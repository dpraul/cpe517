==> flow/design.v <==
module SerialDemux(
	input wire clk, input wire NewPacket, input wire[7:0] DataIn,
	output reg[7:0] DataOut0, output reg[7:0] DataOut1, output reg[7:0] DataOut2, output reg[7:0] DataOut3,
	output reg[7:0] DataOut4, output reg[7:0] DataOut5, output reg[7:0] DataOut6, output reg[7:0] DataOut7
);
reg[3:0] counter, channel;
always @(posedge clk) begin
	DataOut0 = 8'h00; DataOut1 = 8'h00; DataOut2 = 8'h00; DataOut3 = 8'h00;
	DataOut4 = 8'h00; DataOut5 = 8'h00; DataOut6 = 8'h00; DataOut7 = 8'h00;
	if (NewPacket == 1) begin
		{channel, counter} = DataIn;
	end
	else begin
		if (channel == 8) begin
			channel = 0;
		end
		if (counter > 0) begin
			case (channel)
			0: DataOut0 = DataIn;
			1: DataOut1 = DataIn;
			2: DataOut2 = DataIn;
			3: DataOut3 = DataIn;
			4: DataOut4 = DataIn;
			5: DataOut5 = DataIn;
			6: DataOut6 = DataIn;
			7: DataOut7 = DataIn;	
			endcase
			counter = counter - 1;
			channel = channel + 1;
		end
	end
end
endmodule
# Tool chain data of SerialDemux

The steps from the RTL of SerialDemux to its reports follow in flow order.
Line numbers count from 1 in the design file above.
Library cell names are shortened.
A cell with n/a has no value.

Top: SerialDemux
Clock port: clk
Standard-cell library: sky130hd
Library corner: tt_025C_1v80

# After elaboration

Counts by Yosys on the flattened word-level netlist (proc, flatten, opt, wreduce; memories kept). Register bits leave out memories and registers merged into their read ports (data or address). Print and check cells are left out. Cells with the same type and inputs are merged into one.

Flip-flop bits (word level): 72
Input bits: 10
Output and inout port bits: 64

Add/subtract/negate cells: 2
Magnitude comparators: 1
Equality and inequality tests: 8
Mux-type cells: 6
Bitwise gates (word level): 9
Reduce/logical cells: 10

Operators by type and width:

| operator                                                       | count |
| 3-bit OR reduction                                             | 8 |
| 4-bit 2-to-1 mux                                               | 6 |
| 4-bit by 3-bit equality test with 1-bit output with constant B | 4 |
| 1-bit inverter                                                 | 9 |
| 4-bit by 2-bit equality test with 1-bit output with constant B | 2 |
| 4-bit by 1-bit adder with 4-bit output with constant B         | 1 |
| 4-bit by 1-bit subtractor with 4-bit output with constant B    | 1 |
| 4-bit by 1-bit > comparator with 1-bit output with constant B  | 1 |
| 4-bit by 1-bit equality test with 1-bit output with constant B | 1 |
| 4-bit equality test with constant B                            | 1 |
| 4-bit logical NOT                                              | 1 |
| 2-bit nonzero test                                             | 1 |

# Logic depth

Depth = most cells in a row (Yosys ltp): at word level without a register or memory, in the mapped netlist without a sequential cell, where the memories' decode and read muxes count.

Depth after elaboration: 6
ABC_AREA: 0
Gate-level depth with buffers: 6
Depth with buffers taken out: 5

# Mapped cells and area

Source: synth_stat.txt of the flow (Yosys; design flattened, memories mapped). It holds for the ABC_AREA given above (unset counts as 0); a run with the other value may have another netlist.

Cells by type:

| type      | count | area in all (µm²) |
| dfxtp_1   | 68    | 1.36E+03 |
| and3_1    | 35    | 218.96 |
| edfxtp_1  | 4     | 120.115 |
| nor2_1    | 32    | 120.115 |
| ha_1      | 6     | 75.072 |
| nand2_1   | 13    | 48.797 |
| nand3_1   | 6     | 30.029 |
| and3_4    | 2     | 22.522 |
| clkbuf_1  | 6     | 22.522 |
| inv_1     | 6     | 22.522 |
| a21oi_1   | 4     | 20.019 |
| a2bb2oi_1 | 2     | 17.517 |
| o21ai_0   | 3     | 15.014 |
| o31ai_2   | 1     | 12.512 |
| buf_6     | 1     | 11.261 |
| mux2_2    | 1     | 11.261 |
| or3b_4    | 1     | 11.261 |
| a211o_1   | 1     | 8.758 |

Not listed: further types 10, cells in them 10.

Cells in the netlist: 202
Cell area after synthesis: 2225.9 µm²
Mapped flip-flops: 72
Buffer cells: 7

# Timing after synthesis

Source: OpenSTA report_checks on the synthesized netlist (no wires, ideal clock, input and output delay 20% of the period each), path of least setup slack; recovery checks are left aside. Register names are those of the netlist, which keeps one name where synthesis merged equal registers.

Path kind: flip-flop to flip-flop
Start point: register counter[0]
End point: register DataOut0[0]
Clock period: 2.09 ns
Launch time at the first pin: 0.000 ns
Arrival: 1.472 ns
Data required time: 1.975 ns
Setup slack: 0.502 ns
Delay of the path: 1.587 ns
Driving pins on the path: 7
Path buffers: 1
Synthesis period reached: 1.588 ns

"delay of the path" = arrival - input delay + setup time.
"driving pins on the path": output pins that drive a net of the path, with the launching flip-flop's if there is one; two outputs of one cell count as two.
"synthesis period reached" is the clock period less the worst setup slack; recovery checks do not enter. This is arithmetic on one report: input and output delays are still those of the set period (20% each).
The rows between start and end are the longest chain of elaborated cells between them; the timing report does not say that the signal goes this way. Where chains are equally long, one stands for them.
A line is the first line of the expression or statement that the cell stems from. Yosys adds cells for indexed reads and writes and turns some case tables into memories.

Cells stage by stage: edfxtp_1 inv_1 ha_1 or3b_4 buf_6 and3_4 and3_1
Length of the longest elaborated chain: 3
Elaborated cells on any way between the ends: 3
RTL lines with such cells: 1
Those cells by class: compare: 1; logic: 1; reduce/logical: 1

RTL lines, path after synthesis:

| what                                          | line | RTL |
| start, declared                               | 6    | `reg[3:0] counter, channel;` |
| start, assigned                               | 28   | `counter = counter - 1;` |
| 4-bit by 1-bit > comparator with 1-bit output | 17   | `if (counter > 0) begin` |
| 1-bit inverter                                | n/a  |  |
| 3-bit OR reduction                            | n/a  |  |
| end, assigned                                 | 8    | `DataOut0 = 8'h00; DataOut1 = 8'h00; DataOut2 = 8'h00; DataOut3 = 8'h00;` |
| end, assigned                                 | 19   | `0: DataOut0 = DataIn;` |
| end, declared                                 | 3    | `output reg[7:0] DataOut0, output reg[7:0] DataOut1, output reg[7:0] DataOut2, output reg[7:0] DataOut3,` |

# Path in the finished layout

From the final timing report of run 1: the path of least setup slack in the routed layout; clock arrival at registers is part of the times.

Path kind: flip-flop to flip-flop
Start point: register counter[0]
End point: register channel[3]
Clock period: 1.35 ns
Launch time at the first pin: 0.35 ns
Arrival: 2.03 ns
Data required time: 1.58 ns
Setup slack: -0.45 ns
Driving pins on the path: 7
Path buffers: 1

The rows between start and end are the longest chain of elaborated cells between them; the timing report does not say that the signal goes this way. Where chains are equally long, one stands for them.

Cells stage by stage: edfxtp_1 inv_1 ha_2 or3b_4 buf_8 a41oi_1 a2bb2oi_1
Length of the longest elaborated chain: 3
Elaborated cells on any way between the ends: 3
RTL lines with such cells: 2
Those cells by class: compare: 1; mux: 2

RTL lines, path post-layout:

| what                                          | line | RTL |
| start, declared                               | 6    | `reg[3:0] counter, channel;` |
| start, assigned                               | 28   | `counter = counter - 1;` |
| 4-bit by 1-bit > comparator with 1-bit output | 17   | `if (counter > 0) begin` |
| 4-bit 2-to-1 mux                              | 17   |  |
| 4-bit 2-to-1 mux                              | 10   | `if (NewPacket == 1) begin` |
| end, assigned                                 | 15   | `channel = 0;` |
| end, assigned                                 | 29   | `channel = channel + 1;` |
| end, declared                                 | 6    |  |

Below are 2 stored runs of the flow (Yosys, OpenROAD; platform sky130hd) on SerialDemux, each with its settings and what was measured, unordered. Constraints: input delay and output delay 20% of the set period each, output load 0.01 pF.
By "period reached" is meant the clock period of the run minus its worst setup slack. This is arithmetic on one report: input and output delays are still those of the set period (20% each).
By "allowed time less slack (worst setup path)" is meant the share of the clock period that the worst setup path is allowed (20% is reserved at inputs, 20% at outputs), minus its slack. Clock arrival times at its registers enter into it.
"power": no workload was simulated; the value follows from the tool's default switching activity.
Settings: -- = not set for that run.

| name                                            | run 1                  | run 2                  |
| period_ns                                       | 1.35                   | 1.23                   |
| CORE_UTILIZATION                                | 57                     | 54                     |
| PLACE_DENSITY_LB_ADDON                          | 0.26                   | 0.01                   |
| GPL_TIMING_DRIVEN                               | 0                      | 1                      |
| CAP_MARGIN                                      | 20                     | 20                     |
| CORE_MARGIN                                     | 2                      | 5                      |
| SLEW_MARGIN                                     | 20                     | 20                     |
| TNS_END_PERCENT                                 | --                     | 5                      |
| CTS_CLUSTER_SIZE                                | --                     | 85                     |
| std-cell area (final layout) (µm²)              | 3507.1                 | 3484.6                 |
| period reached (ns)                             | 1.799                  | 1.633                  |
| allowed time less slack (worst setup path) (ns) | 1.80                   | 1.63                   |
| critical path kind                              | flip-flop to flip-flop | flip-flop to flip-flop |
| cell area after synthesis (µm²)                 | 2225.9                 | 2225.9                 |
| total negative slack on setup checks (ns)       | -22.706                | -24.666                |
| final design utilization (%)                    | 94.4                   | 87.1                   |
| setup slack of the worst path (ns)              | -0.449                 | -0.403                 |
| power (uW)                                      | 5514                   | 5443                   |
| worst hold slack (ns)                           | 0.583                  | 0.527                  |
| full die area (µm²)                             | 4420.9                 | 5505.6                 |
